==> flow/design.v <==
module pipeline_reg #( parameter DATA_WIDTH = 16 )
(
    input clk,
    input reset,
    input enable,
    input [DATA_WIDTH-1:0] reg_in,
    output logic [DATA_WIDTH-1:0] reg_out
);
always_ff @(posedge clk) begin
    if (reset) begin
        reg_out <= 0; 
    end else if (enable) begin
        reg_out <= reg_in;
    end  
end
endmodule
From RTL to reports: pipeline_reg
The steps from the RTL of pipeline_reg to its reports follow in flow order.
Line numbers count from 1 in the design file above.
Cell names lack the library's common part.
Not given: n/a
Inputs
  design top: pipeline_reg
  clock: clk
  cell library: sky130hd
  corner: tt_025C_1v80

Elaborated design
Source: Yosys, flattened and elaborated, memories not mapped. Widths are those after wreduce; folded enables and synchronous resets count as part of the registers. Registers that Yosys merges into a memory's read port (data or address) are not register bits. Print and check cells do not count. Equal cells are merged and count once.
Bit counts
  register bits: 16
  output and inout port bits: 16
  elaborated cells: 1

Logic depth
Longest topological path by Yosys (ltp), each cell counted once; first at word level (registers and memories cut), then after technology mapping (sequential cells cut; the memories' decode and read muxes count).
Depth
  depth after elaboration: 0
  ABC_AREA: 0
  gate-level depth with buffers: 4
  mapped depth without buffers: 2

Mapped cells and area
Source: synth_stat.txt of the flow (Yosys; design flattened, memories mapped). It holds for the ABC_AREA given above (unset counts as 0); a run with the other value may have another netlist.
Mapped netlist
  flip-flops: 16
  cell count: 52
  area of sequential cells: 320.3 um^2
  cell area after synthesis: 580.6 um^2
  buffer cells: 4
Cells by type
  dfxtp_1: number 16, total area 320.307 um^2
  mux2i_1: number 16, total area 160.154 um^2
  nor2_1: number 16, total area 60.058 um^2
  buf_12: number 1, total area 20.019 um^2
  buf_6: number 1, total area 11.261 um^2
  buf_2: number 1, total area 5.005 um^2
  buf_1: number 1, total area 3.754 um^2

Path before layout
Path of least setup slack by OpenSTA after synthesis, without wires, with an ideal clock, recovery checks aside; 20% of the period is set as input and as output delay. Where synthesis merged equal registers, the netlist keeps one of their names.
Timing after synthesis
  kind: input-to-reg
  from: input port enable
  to: register reg_out[10]
  driving pins on the path: 4
  path slack: -0.023 ns
  path buffers: 2
  period: 0.699 ns
  delay of the path: 0.582 ns
  arrival time: 0.605 ns
  synthesis period reached: 0.722 ns
"delay of the path" is the arrival time less input delay plus setup time.
"driving pins on the path" counts driving pins, that of a launching flip-flop among them; a cell with two outputs on the path counts twice.
"synthesis period reached" is the clock period less the worst setup slack; recovery checks do not enter. This is arithmetic on one report: input and output delays are still those of the set period (20% each).
Between the ends, after synthesis
  path through: buf_6 buf_12 mux2i_1 nor2_1
Ends and longest elaborated chain, after synthesis
  start, declared: line 5  | input enable,
  end, assigned: line 11  | reg_out <= 0;
  end, assigned: line 13  | reg_out <= reg_in;
  end, declared: line 7  | output logic [DATA_WIDTH-1:0] reg_out
No chain of elaborated cells between the ends is given.

Worst path after layout
From the final timing report of run 1: the path of least setup slack in the routed layout; clock arrival at registers is part of the times.
Timing post-layout
  kind: reg-to-output
  from: register reg_out[6]
  to: output port reg_out[6]
  path slack: -0.22 ns
  arrival time: 0.73 ns
  driving pins on the path: 2
  period: 0.643 ns
  path buffers: 1
Between the ends, post-layout
  path through: dfxtp_2 buf_6
  cells in the longest elaborated chain: 0
Ends and longest elaborated chain, post-layout
  start, declared: line 7  | output logic [DATA_WIDTH-1:0] reg_out
  start, assigned: line 11  | reg_out <= 0;
  start, assigned: line 13  | reg_out <= reg_in;
  end, declared: line 7

==> runs of pipeline_reg <==
Flow measurements of pipeline_reg on sky130hd: 2 stored runs with different settings, listed in no order. Input and output delays are each 20% of the period that was set; the output load is 0.01 pF.
"achieved clock period (ns)" means the clock period less the worst setup slack. The figure is calculated, with input and output delays left at 20% of the set period.
"worst setup path time (ns)": the worst setup path's part of the clock period (all of it between registers, 20% less for each end at a port) less its slack. A launch clock that arrives late makes it longer, a capture clock that arrives late makes it shorter.
"finish__power__total": no workload was simulated; the value follows from the tool's default switching activity.

settings of run 1
{
  "period_ns": 0.643,
  "CORE_UTILIZATION": 25,
  "SETUP_SLACK_MARGIN": 0.1,
  "PLACE_DENSITY": 0.77,
  "GPL_TIMING_DRIVEN": 0,
  "CTS_CLUSTER_DIAMETER": 318,
  "CAP_MARGIN": 25,
  "CORE_MARGIN": 2,
  "SLEW_MARGIN": 20
}
report of run 1
yosys chip area after synthesis (um^2): 580.6
finish__design__die__area: 2723.8
finish__design__instance__area__stdcell: 1053.5
finish__design__instance__utilization: 0.4762
finish__timing__setup__ws: -0.218
finish__timing__setup__tns: -3.647
finish__timing__hold__ws: 0.128
finish__power__total: 2.195e-03
achieved clock period (ns): 0.861
worst setup path time (ns): 0.73
worst setup path kind: reg-to-output

settings of run 2
{
  "period_ns": 0.434,
  "CORE_UTILIZATION": 33,
  "SETUP_SLACK_MARGIN": 0.01,
  "PLACE_DENSITY_LB_ADDON": 0.18,
  "CORE_ASPECT_RATIO": 1.22,
  "CELL_PAD_IN_SITES_GLOBAL_PLACEMENT": 2,
  "GPL_TIMING_DRIVEN": 1,
  "GPL_ROUTABILITY_DRIVEN": 0,
  "CTS_CLUSTER_SIZE": 56,
  "SLEW_MARGIN": 5,
  "CAP_MARGIN": 20,
  "CORE_MARGIN": 2
}
report of run 2
yosys chip area after synthesis (um^2): 580.6
finish__design__die__area: 2112.4
finish__design__instance__area__stdcell: 1079.8
finish__design__instance__utilization: 0.6659
finish__timing__setup__ws: -0.382
finish__timing__setup__tns: -8.716
finish__timing__hold__ws: 0.282
finish__power__total: 3.260e-03
achieved clock period (ns): 0.816
worst setup path time (ns): 0.73
worst setup path kind: reg-to-output
